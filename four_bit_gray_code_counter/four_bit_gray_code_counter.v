==> flow/design.v <==
`timescale 1ns/1ns
module four_bit_gray_code_counter(
    clk,   
    rst_n,
    o_gray_cnt,
    );
parameter               TIMER_MAX = 32'd1000000000/20;
input                   clk;
input                   rst_n;
output wire[3:0]        o_gray_cnt;
reg[31:0]               time_cnt;  
always@(posedge clk)begin 
    if(!rst_n) time_cnt <= 'b0;
    else if(time_cnt < TIMER_MAX - 1) time_cnt <= time_cnt + 1;
    else time_cnt <= 'b0;
end
reg[3:0]                b_cnt;
always@(posedge clk)begin
    if(!rst_n) b_cnt <= 'b0;
    else if(time_cnt == TIMER_MAX-1) b_cnt <= b_cnt + 1;  
    else ;
end
reg[3:0]                    r_gray;  
always@(*)begin
    if(!rst_n) r_gray <= 'b0;
    else begin
        case(b_cnt)
                4'b0000 : r_gray <= 'b0000;
                4'b0001 : r_gray <= 'b0001;
                4'b0010 : r_gray <= 'b0011;
                4'b0011 : r_gray <= 'b0010;
                4'b0100 : r_gray <= 'b0110;
                4'b0101 : r_gray <= 'b0111;
                4'b0110 : r_gray <= 'b0101;
                4'b0111 : r_gray <= 'b0100;
                4'b1000 : r_gray <= 'b1100;
                4'b1001 : r_gray <= 'b1101;
                4'b1010 : r_gray <= 'b1111;
                4'b1011 : r_gray <= 'b1110;
                4'b1100 : r_gray <= 'b1010;
                4'b1101 : r_gray <= 'b1011;
                4'b1110 : r_gray <= 'b1001;
                4'b1111 : r_gray <= 'b1000;
                default : ;  
        endcase  
    end
end
assign o_gray_cnt = r_gray;
endmodule
=== Tool chain data of four_bit_gray_code_counter ===
The steps from the RTL of four_bit_gray_code_counter to its reports follow in flow order.
Lines are those of the file above, counted from 1.
Operators: Yosys type, input widths -> output width; for muxes data width and select width s.
Cell names lack the library's common part.
Not given: --

* Top: four_bit_gray_code_counter
* Clock input: clk
* Cell library: sky130hd
* Library corner: tt_025C_1v80

=== Word-level counts ===
Yosys after proc, flatten, opt, wreduce and memory -nomap, before mapping. Print and check cells are not counted. Equal cells are merged and count once.
Yosys's memory passes give these memory sizes; they may raise the number of words (mostly to a power of two), join words into wider ones and drop unused or constant bits.

* Flip-flop bits (word level): 36
* Memory bits (read-only): 64
* Word width x clocked read ports: 4
* Memories kept: 1
* Output and inout port bits: 4

{| class="wikitable"
|+ Memory list
! name !! depth !! width !! read ports !! write ports !! line !! source
|-
| (no name shown) || 16 || 4 || 1 || 0 || 27 || <nowiki>case(b_cnt)</nowiki>
|}

* Add/subtract/negate cells: 2
* Order comparisons: 1
* Equal/unequal tests: 1
* Multiplexer cells: 3
* Reduce/logical cells: 1

{| class="wikitable"
|+ Operator list
! operator !! count
|-
| $add 32x1->32 const B || 1
|-
| $lt 32x26->1 const B || 1
|-
| $eq 32x26->1 const B || 1
|-
| $mux 4 || 3
|-
| $add 4x1->4 const B || 1
|-
| $reduce_and 2->1 || 1
|}

=== Logic depth ===
Yosys ltp: most cells in a row. Word level: on the elaborated netlist, between registers, memories and ports. Mapped: between sequential cells and ports; inverters and the memories' decode and read muxes count.

* Depth in word-level cells: 3
* ABC_AREA: 0
* Gate-level depth with buffers: 7
* Gate-level depth less buffers: 6

=== Netlist ===
Source: synth_stat.txt of the flow (Yosys; design flattened, memories mapped). It holds for the ABC_AREA given above (unset counts as 0); a run with the other value may have another netlist.
Totals and module areas in this step are rounded.

{| class="wikitable"
|+ Cells by type
! cell !! count !! area in all (um2)
|-
| dfxtp_1 || 40 || 800.768
|-
| xor2_1 || 18 || 157.651
|-
| nor2_1 || 33 || 123.869
|-
| xnor2_1 || 11 || 96.342
|-
| and2_1 || 11 || 68.816
|-
| nand2_1 || 18 || 67.565
|-
| nand3_1 || 13 || 65.062
|-
| mux2i_1 || 4 || 40.038
|-
| nand4_1 || 6 || 37.536
|-
| ha_1 || 2 || 25.024
|-
| nor3_1 || 5 || 25.024
|-
| nor4_4 || 1 || 21.27
|-
| and3_1 || 3 || 18.768
|-
| inv_1 || 5 || 18.768
|-
| nand2b_1 || 3 || 18.768
|-
| and4_1 || 2 || 17.517
|-
| a31oi_1 || 2 || 12.512
|-
| nor4_1 || 2 || 12.512
|}

Not listed: further types 10, cells in them 12.

* Standard cells after synthesis: 191
* Chip area (Yosys): 1700 um2
* Sequential part of the area: 800 um2
* Mapped flip-flops: 40
* Buffer cells: 3

=== Worst setup path after synthesis ===
OpenSTA on the mapped netlist: ideal clock, no wires. The path of least setup slack (recovery checks aside). Input and output delay are each 20% of the period. Register names are those of the netlist, which keeps one name where synthesis merged equal registers.

* Path type: flip-flop to flip-flop
* From: register time_cnt[18]
* To: register (no name shown)
* Clock period: 1.93 ns
* Time at the first pin: 0.000 ns
* Data arrival time: 1.880 ns
* Required time: 1.815 ns
* Path slack: -0.065 ns
* Path delay: 1.995 ns
* Stages: 7
* Synthesis period reached: 1.995 ns

"path delay" = arrival - input delay + setup time.
"stages" counts driving pins, that of a launching flip-flop among them; a cell with two outputs on the path counts twice.
"synthesis period reached" = period - worst setup slack (recovery checks aside). The figure is calculated, with input and output delays left at 20% of the set period.
A register here has more assigning lines than the two given.

* Path through: dfxtp_1 -> nand4b_1 -> or4_4 -> nor4_4 -> mux2i_1 -> xnor2_1 -> and2_1

{| class="wikitable"
|+ RTL lines, path post-synthesis
! item !! line !! source
|-
| start: declaration || 11 || <nowiki>reg[31:0]               time_cnt;</nowiki>
|-
| start: assignment || 13 || <nowiki>if(!rst_n) time_cnt <= 'b0;</nowiki>
|-
| start: assignment || 14 || <nowiki>else if(time_cnt < TIMER_MAX - 1) time_cnt <= time_cnt + 1;</nowiki>
|}

Chain of elaborated cells between the ends: none given.

=== Path in the finished layout ===
From the final timing report of run 1: the path of least setup slack in the routed layout; clock arrival at registers is part of the times.

* Path type: flip-flop to flip-flop
* From: register time_cnt[24]
* To: register (no name shown)
* Clock period: 1.52 ns
* Time at the first pin: 0.29 ns
* Data arrival time: 2.10 ns
* Required time: 1.75 ns
* Path slack: -0.36 ns
* Stages: 8

A register here has more assigning lines than the two given.

* Path through: dfxtp_2 -> nand2b_4 -> or4_4 -> buf_4 -> nor3_4 -> a41oi_1 -> a31oi_1 -> mux2i_1

{| class="wikitable"
|+ RTL lines, path post-layout
! item !! line !! source
|-
| start: declaration || 11 || <nowiki>reg[31:0]               time_cnt;</nowiki>
|-
| start: assignment || 13 || <nowiki>if(!rst_n) time_cnt <= 'b0;</nowiki>
|-
| start: assignment || 14 || <nowiki>else if(time_cnt < TIMER_MAX - 1) time_cnt <= time_cnt + 1;</nowiki>
|}

Chain of elaborated cells between the ends: none given.

Subject: four_bit_gray_code_counter on sky130hd, stored results

Hello all,

Record of 2 stored runs of the RTL-to-layout flow on four_bit_gray_code_counter, platform sky130hd. The runs are unordered. Constraints: input delay and output delay 20% of the set period each, output load 0.01 pF.
"achieved clock period": clock period set for the run, less the worst setup slack. It is reckoned from that one timing run; input and output delays stay at 20% of the period that was set.
"worst setup path time" means the part of the period allowed to the worst setup path (the constraints hold back 20% at inputs and 20% at outputs) less its slack; where the path has registers, the arrival times of their clocks count too.
Results are given in rounded form.

Run 1
==> flow/run.sh <==
#!/bin/bash
# the make line also repeats the synthesis and layout settings of config.mk as NAME=value (left out here)
make -C /OpenROAD-flow-scripts/flow DESIGN_CONFIG=/design/flow/config.mk WORK_HOME=/design/flow/orfs CLKGATE_MAP_FILE= finish
==> flow/config.mk <==
export PLATFORM = sky130hd
export DESIGN_NAME = four_bit_gray_code_counter
export DESIGN_NICKNAME = four_bit_gray_code_counter
export VERILOG_FILES = /design/flow/design.v
export SDC_FILE = /design/flow/constraint.sdc
export NUM_CORES = 4
export LEC_CHECK = 0
export ABC_AREA = 0
export CAP_MARGIN = 20
export CELL_PAD_IN_SITES_DETAIL_PLACEMENT = 0
export CELL_PAD_IN_SITES_GLOBAL_PLACEMENT = 0
export CORE_MARGIN = 3
export CORE_UTILIZATION = 34
export CTS_CLUSTER_SIZE = 66
export GPL_TIMING_DRIVEN = 1
export HOLD_SLACK_MARGIN = 0.05
export PLACE_DENSITY = 0.58
export SETUP_SLACK_MARGIN = 0.16
export SLEW_MARGIN = 20
export TNS_END_PERCENT = 50
==> flow/constraint.sdc <==
create_clock -name core_clock -period 1.52 [get_ports {clk}]
set_input_delay 0.3040 -clock core_clock [delete_from_list [all_inputs] [get_ports {clk}]]
set_output_delay 0.3040 -clock core_clock [all_outputs]
set_load 0.01 [all_outputs]

==> results of run 1 <==
chip area after synthesis (Yosys): 1700 um2
die area: 5900 um2
utilization: 50 %
worst setup slack after layout: -0.36 ns
total negative slack: -8.9 ns
achieved clock period: 1.879 ns
worst setup path time: 1.88 ns
worst setup path kind: flip-flop to flip-flop

Run 2
==> flow/run.sh <==
#!/bin/bash
# the make line also repeats the synthesis and layout settings of config.mk as NAME=value (left out here)
make -C /OpenROAD-flow-scripts/flow DESIGN_CONFIG=/design/flow/config.mk WORK_HOME=/design/flow/orfs CLKGATE_MAP_FILE= finish
==> flow/config.mk <==
export PLATFORM = sky130hd
export DESIGN_NAME = four_bit_gray_code_counter
export DESIGN_NICKNAME = four_bit_gray_code_counter
export VERILOG_FILES = /design/flow/design.v
export SDC_FILE = /design/flow/constraint.sdc
export NUM_CORES = 4
export LEC_CHECK = 0
export CAP_MARGIN = 20
export CORE_MARGIN = 2
export CORE_UTILIZATION = 39
export SLEW_MARGIN = 20
==> flow/constraint.sdc <==
create_clock -name core_clock -period 2.28 [get_ports {clk}]
set_input_delay 0.4560 -clock core_clock [delete_from_list [all_inputs] [get_ports {clk}]]
set_output_delay 0.4560 -clock core_clock [all_outputs]
set_load 0.01 [all_outputs]

==> results of run 2 <==
chip area after synthesis (Yosys): 1700 um2
die area: 4900 um2
utilization: 47 %
worst setup slack after layout: 0.14 ns
total negative slack: 0.000 ns
achieved clock period: 2.145 ns
worst setup path time: 1.23 ns
worst setup path kind: input port to output port

Thanks
