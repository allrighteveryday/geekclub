==> flow/design.v <==
module traffic_lights_system(
    clk,  
    rst_n,
    light_N,
    light_S,
    light_E,
    light_W
    );
input                   clk;
input                   rst_n;
output reg[2:0]         light_N;
output reg[2:0]         light_S;
output reg[2:0]         light_E;
output reg[2:0]         light_W;
parameter       TIME_LONG  = 36'd30_000_000_000 / 20;  
parameter       TIME_SHORT = 36'd 3_000_000_000 / 20;  
parameter       S0 = 4'b0000;  
parameter       S1 = 4'b0001;  
parameter       S2 = 4'b0010;  
parameter       S3 = 4'b0100;  
parameter       S4 = 4'b1000;  
reg[3:0]                state;  
reg[36:0]               cnt;    
always@(posedge clk or negedge rst_n)begin
    if(!rst_n)begin  
        state <= S0;
        cnt <= 'b0;
    end
    else begin
        case(state)
            S0 : begin  
                light_N <= 3'b111;
                light_S <= 3'b111;
                light_E <= 3'b111;
                light_W <= 3'b111;
                state = S1;
            end
            S1 : begin  
                if (cnt < TIME_LONG - 1)begin
                    light_N <= 3'b100;
                    light_S <= 3'b100;
                    light_E <= 3'b010;
                    light_W <= 3'b010;
                    cnt <= cnt + 1'b1;  
                    state <= S1;  
                end
                else begin
                    cnt <= 'b0;  
                    state <= S2;  
                end
            end
            S2 : begin  
                if (cnt < TIME_SHORT - 1)begin
                    light_N <= 3'b100;
                    light_S <= 3'b100;
                    light_E <= 3'b001;
                    light_W <= 3'b001;
                    cnt <= cnt + 1'b1;  
                    state <= S2;                    
                end
                else begin
                    cnt <= 'b0;
                    state <= S3;
                end
            end
            S3 : begin  
                if (cnt < TIME_LONG - 1)begin
                    light_N <= 3'b010;
                    light_S <= 3'b010;
                    light_E <= 3'b100;
                    light_W <= 3'b100;
                    cnt <= cnt + 1'b1;           
                    state <= S3;
                end
                else begin
                    cnt <= 'b0;
                    state <= S4;
                end
            end
            S4 : begin  
                if (cnt < TIME_SHORT - 1)begin
                    light_N <= 3'b001;
                    light_S <= 3'b001;
                    light_E <= 3'b100;
                    light_W <= 3'b100;
                    cnt <= cnt + 1'b1;
                    state <= S4;
                end
                else begin
                    cnt <= 'b0;
                    state <= S1;
                end
            end
            default : begin
                state <= S0;
                cnt <= 'b0;
            end
        endcase
    end
end
endmodule     
Reports on traffic_lights_system
The steps from the RTL of traffic_lights_system to its reports follow in flow order.
Line numbers count from 1 in the design file above.
Operators carry their Yosys type and port widths (W data, S select, Z words).
Library cell names are shortened.
{"block": "setup", "design": "traffic_lights_system", "clock_port": "clk", "library": "sky130hd", "lib_corner": "tt_025C_1v80"}

Word level
Yosys after proc, flatten, opt, wreduce and memory -nomap, before mapping. Memory bits, and registers merged into a memory's read port (data or address), are not among the register bits. Print and check cells are not counted. Equal cells are merged and count once.
{"block": "word_totals", "regBits": 47, "input_bits": 2}
{"block": "op_classes", "add_sub_neg": 1, "n_cmp": 2, "n_eq": 8, "mux": 14, "reduce_and_logical": 5}
{"block": "op_table", "op": "$pmux W37 S3", "count": 1}
{"block": "op_table", "op": "$mux W37", "count": 2}
{"block": "op_table", "op": "$add A37 B1 Y37 const B", "count": 1}
{"block": "op_table", "op": "$lt A37 B28 Y1 const B", "count": 1}
{"block": "op_table", "op": "$lt A37 B31 Y1 const B", "count": 1}
{"block": "op_table", "op": "$pmux W3 S5", "count": 2}
{"block": "op_table", "op": "$pmux W4 S5", "count": 1}
{"block": "op_table", "op": "$mux W3", "count": 5}
{"block": "op_table", "op": "$ne A2 B2 Y1 const B", "count": 4}
{"block": "op_table", "op": "$mux W4", "count": 2}
{"block": "op_table", "op": "$reduce_and A6 Y1", "count": 1}
{"block": "op_table", "op": "$reduce_bool A5 Y1", "count": 1}
{"block": "op_table", "op": "$reduce_or A2 Y1", "count": 2}
{"block": "op_table", "op": "$eq A4 B1 Y1 const B", "count": 1}
{"block": "op_table", "op": "$eq A4 B2 Y1 const B", "count": 1}
{"block": "op_table", "op": "$eq A4 B3 Y1 const B", "count": 1}
{"block": "op_table", "op": "$eq A4 B4 Y1 const B", "count": 1}
{"block": "op_table", "op": "$logic_not A4 Y1", "count": 1}
{"block": "op_table", "op": "$mux W2", "count": 1}

Logic depth
Depth = most cells in a row (Yosys ltp): at word level without a register or memory, in the mapped netlist without a sequential cell, where the memories' decode and read muxes count.
{"block": "logic_depth", "word_depth": 3, "abc_area": 0, "depth_mapped": 8, "mapped_depth_nobuf": 7}

Synthesis result
The flow's flattened synthesis, as Yosys stat reports it; memories are mapped. The netlist is that of the ABC_AREA named above (0 if unset); the other value can give another one.
Totals and module areas in this step are rounded.
{"block": "types", "cell": "dfrtp_1", "count": 41}
{"block": "types", "cell": "edfxtp_1", "count": 6}
{"block": "types", "cell": "xor2_1", "count": 20}
{"block": "types", "cell": "nor2_2", "count": 20}
{"block": "types", "cell": "xnor2_1", "count": 11}
{"block": "types", "cell": "nand3_1", "count": 17}
{"block": "types", "cell": "nor2_1", "count": 22}
{"block": "types", "cell": "and3_1", "count": 11}
{"block": "types", "cell": "nand2_1", "count": 17}
{"block": "types", "cell": "buf_4", "count": 8}
{"block": "types", "cell": "nor3_1", "count": 10}
{"block": "types", "cell": "o21ai_0", "count": 9}
{"block": "types", "cell": "nand4_1", "count": 6}
{"block": "types", "cell": "buf_6", "count": 3}
{"block": "types", "cell": "inv_1", "count": 8}
{"block": "types", "cell": "a221oi_4", "count": 1}
{"block": "types", "cell": "dfstp_2", "count": 1}
{"block": "types", "cell": "nor4b_4", "count": 1}
Not listed: further types 38, cells in them 55.
{"block": "synth_totals", "cells": 267, "area_mm2": 0.002689, "sequential_area_mm2": 0.001232, "ff_cells": 48, "buf_cells": 17}

Path before layout
Path of least setup slack by OpenSTA after synthesis, without wires, with an ideal clock, recovery checks aside; 20% of the period is set as input and as output delay. Where synthesis merged equal registers, the netlist keeps one of their names.
{"block": "synth_path", "path_kind": "register to register", "start": "register cnt[9]", "end": "register light_S[0]", "period_ns": 3.58, "launch_ns": 0.000, "arrival_time_ns": 2.217, "t_required_ns": 3.201, "setup_slack_ns": 0.983, "path_delay_ns": 2.596, "path_stages": 6, "period_less_setup_slack_ns": 2.597}
"path_delay_ns" = arrival - input delay + setup time.
"path_stages": output pins that drive a net of the path, with the launching flip-flop's if there is one; two outputs of one cell count as two.
"period_less_setup_slack_ns" is the clock period less the worst setup slack; recovery checks do not enter. This is arithmetic on one report: input and output delays are still those of the set period (20% each).
Between the ends stands the longest chain of elaborated cells between them, by number of cells; it is not shown to be the way that was timed. Of several equally long chains one is given.
Each line given opens the expression or statement behind the cell; cells for indexed reads and writes are added by Yosys, which also makes memories of some case tables.
At most two assigning lines are given for a register; there are more.
Only ways into the end's enable, where the timed path ends, are counted here.
{"block": "synth_via", "cell_sequence": "dfrtp_1 or4_2 o2111a_2 a21oi_4 inv_1 a211oi_1", "elab_chain_cells": 3, "cone_cells": 7, "cone_classes": "compare (2); eq/ne (4); reduce/logical (1)"}
{"block": "synth_lines", "item": "start: declaration", "line": 23, "rtl": "reg[36:0]               cnt;"}
{"block": "synth_lines", "item": "start: assignment", "line": 44, "rtl": "cnt <= cnt + 1'b1;"}
{"block": "synth_lines", "item": "start: assignment", "line": 58, "rtl": "cnt <= cnt + 1'b1;"}
{"block": "synth_lines", "item": "$lt A37 B28 Y1", "line": 81, "rtl": "if (cnt < TIME_SHORT - 1)begin"}
{"block": "synth_lines", "item": "$ne A2 B2 Y1"}
{"block": "synth_lines", "item": "$reduce_and A6 Y1"}
{"block": "synth_lines", "item": "end: assignment", "line": 69, "rtl": "light_S <= 3'b010;"}
{"block": "synth_lines", "item": "end: assignment", "line": 83, "rtl": "light_S <= 3'b001;"}
{"block": "synth_lines", "item": "end: declaration", "line": 12, "rtl": "output reg[2:0]         light_S;"}

Worst path after layout
From the final timing report of job 1: the path of least setup slack in the routed layout; clock arrival at registers is part of the times.
{"block": "layout_path", "path_kind": "register to register", "start": "register cnt[10]", "end": "register light_W[0]", "period_ns": 2.62, "launch_ns": 0.29, "arrival_time_ns": 2.55, "t_required_ns": 2.63, "setup_slack_ns": 0.08, "path_stages": 8}
Between the ends stands the longest chain of elaborated cells between them, by number of cells; it is not shown to be the way that was timed. Of several equally long chains one is given.
At most two assigning lines are given for a register; there are more.
Only ways into the end's enable, where the timed path ends, are counted here.
{"block": "layout_via", "cell_sequence": "dfrtp_1 or4_2 o2111a_2 a21oi_4 buf_4 inv_1 a211oi_1 buf_4", "elab_chain_cells": 3, "cone_cells": 7, "cone_classes": "compare (2); eq/ne (4); reduce/logical (1)"}
{"block": "layout_lines", "item": "start: declaration", "line": 23, "rtl": "reg[36:0]               cnt;"}
{"block": "layout_lines", "item": "start: assignment", "line": 44, "rtl": "cnt <= cnt + 1'b1;"}
{"block": "layout_lines", "item": "start: assignment", "line": 58, "rtl": "cnt <= cnt + 1'b1;"}
{"block": "layout_lines", "item": "$lt A37 B28 Y1", "line": 81, "rtl": "if (cnt < TIME_SHORT - 1)begin"}
{"block": "layout_lines", "item": "$ne A2 B2 Y1"}
{"block": "layout_lines", "item": "$reduce_and A6 Y1"}
{"block": "layout_lines", "item": "end: assignment", "line": 71, "rtl": "light_W <= 3'b100;"}
{"block": "layout_lines", "item": "end: assignment", "line": 85, "rtl": "light_W <= 3'b100;"}
{"block": "layout_lines", "item": "end: declaration", "line": 14, "rtl": "output reg[2:0]         light_W;"}

2 stored runs of traffic_lights_system in the flow (synthesis by Yosys, layout by OpenROAD, sky130hd cells), in arbitrary order. Constraints: input delay and output delay 20% of the set period each, output load 0.01 pF.
"worst_setup_path_time_ns": the worst setup path's part of the clock period (all of it between registers, 20% less for each end at a port) less its slack. A launch clock that arrives late makes it longer, a capture clock that arrives late makes it shorter.
By "final_power_uw" is meant OpenSTA's value without simulated activity: inputs other than the clock are taken to toggle once in ten clock periods, and the tool carries that through the logic.
The measured numbers are rounded.

Job 1
==> flow/run.sh <==
#!/bin/bash
# the make line also repeats the synthesis and layout settings of config.mk as NAME=value (left out here)
make -C /OpenROAD-flow-scripts/flow DESIGN_CONFIG=/design/flow/config.mk WORK_HOME=/design/flow/orfs CLKGATE_MAP_FILE= finish
==> flow/config.mk <==
export PLATFORM = sky130hd
export DESIGN_NAME = traffic_lights_system
export DESIGN_NICKNAME = traffic_lights_system
export VERILOG_FILES = /design/flow/design.v
export SDC_FILE = /design/flow/constraint.sdc
export NUM_CORES = 4
export LEC_CHECK = 0
export CAP_MARGIN = 20
export CORE_ASPECT_RATIO = 0.59
export CORE_MARGIN = 9
export CORE_UTILIZATION = 22
export CTS_CLUSTER_DIAMETER = 38
export CTS_CLUSTER_SIZE = 30
export GPL_ROUTABILITY_DRIVEN = 1
export PLACE_DENSITY_LB_ADDON = 0.28
export SLEW_MARGIN = 20
==> flow/constraint.sdc <==
create_clock -name core_clock -period 2.62 [get_ports {clk}]
set_input_delay 0.5240 -clock core_clock [delete_from_list [all_inputs] [get_ports {clk}]]
set_output_delay 0.5240 -clock core_clock [all_outputs]
set_load 0.01 [all_outputs]

==> results of job 1, as JSON <==
{
  "final_power_uw": 1596,
  "layout_stdcell_area_mm2": 0.003302,
  "post_synth_area_mm2": 0.002689,
  "die_footprint_mm2": 0.01666,
  "worst_setup_path_time_ns": 2.54,
  "path_kind": "register to register",
  "setup_worst_slack_ns": 0.083
}

Job 2
==> flow/run.sh <==
#!/bin/bash
# the make line also repeats the synthesis and layout settings of config.mk as NAME=value (left out here)
make -C /OpenROAD-flow-scripts/flow DESIGN_CONFIG=/design/flow/config.mk WORK_HOME=/design/flow/orfs CLKGATE_MAP_FILE= finish
==> flow/config.mk <==
export PLATFORM = sky130hd
export DESIGN_NAME = traffic_lights_system
export DESIGN_NICKNAME = traffic_lights_system
export VERILOG_FILES = /design/flow/design.v
export SDC_FILE = /design/flow/constraint.sdc
export NUM_CORES = 4
export LEC_CHECK = 0
export CAP_MARGIN = 20
export CORE_MARGIN = 2
export CORE_UTILIZATION = 21
export SLEW_MARGIN = 20
==> flow/constraint.sdc <==
create_clock -name core_clock -period 3.28 [get_ports {clk}]
set_input_delay 0.6560 -clock core_clock [delete_from_list [all_inputs] [get_ports {clk}]]
set_output_delay 0.6560 -clock core_clock [all_outputs]
set_load 0.01 [all_outputs]

==> results of job 2, as JSON <==
{
  "final_power_uw": 1239,
  "layout_stdcell_area_mm2": 0.003059,
  "post_synth_area_mm2": 0.002689,
  "die_footprint_mm2": 0.01373,
  "worst_setup_path_time_ns": 2.79,
  "path_kind": "register to register",
  "setup_worst_slack_ns": 0.488
}
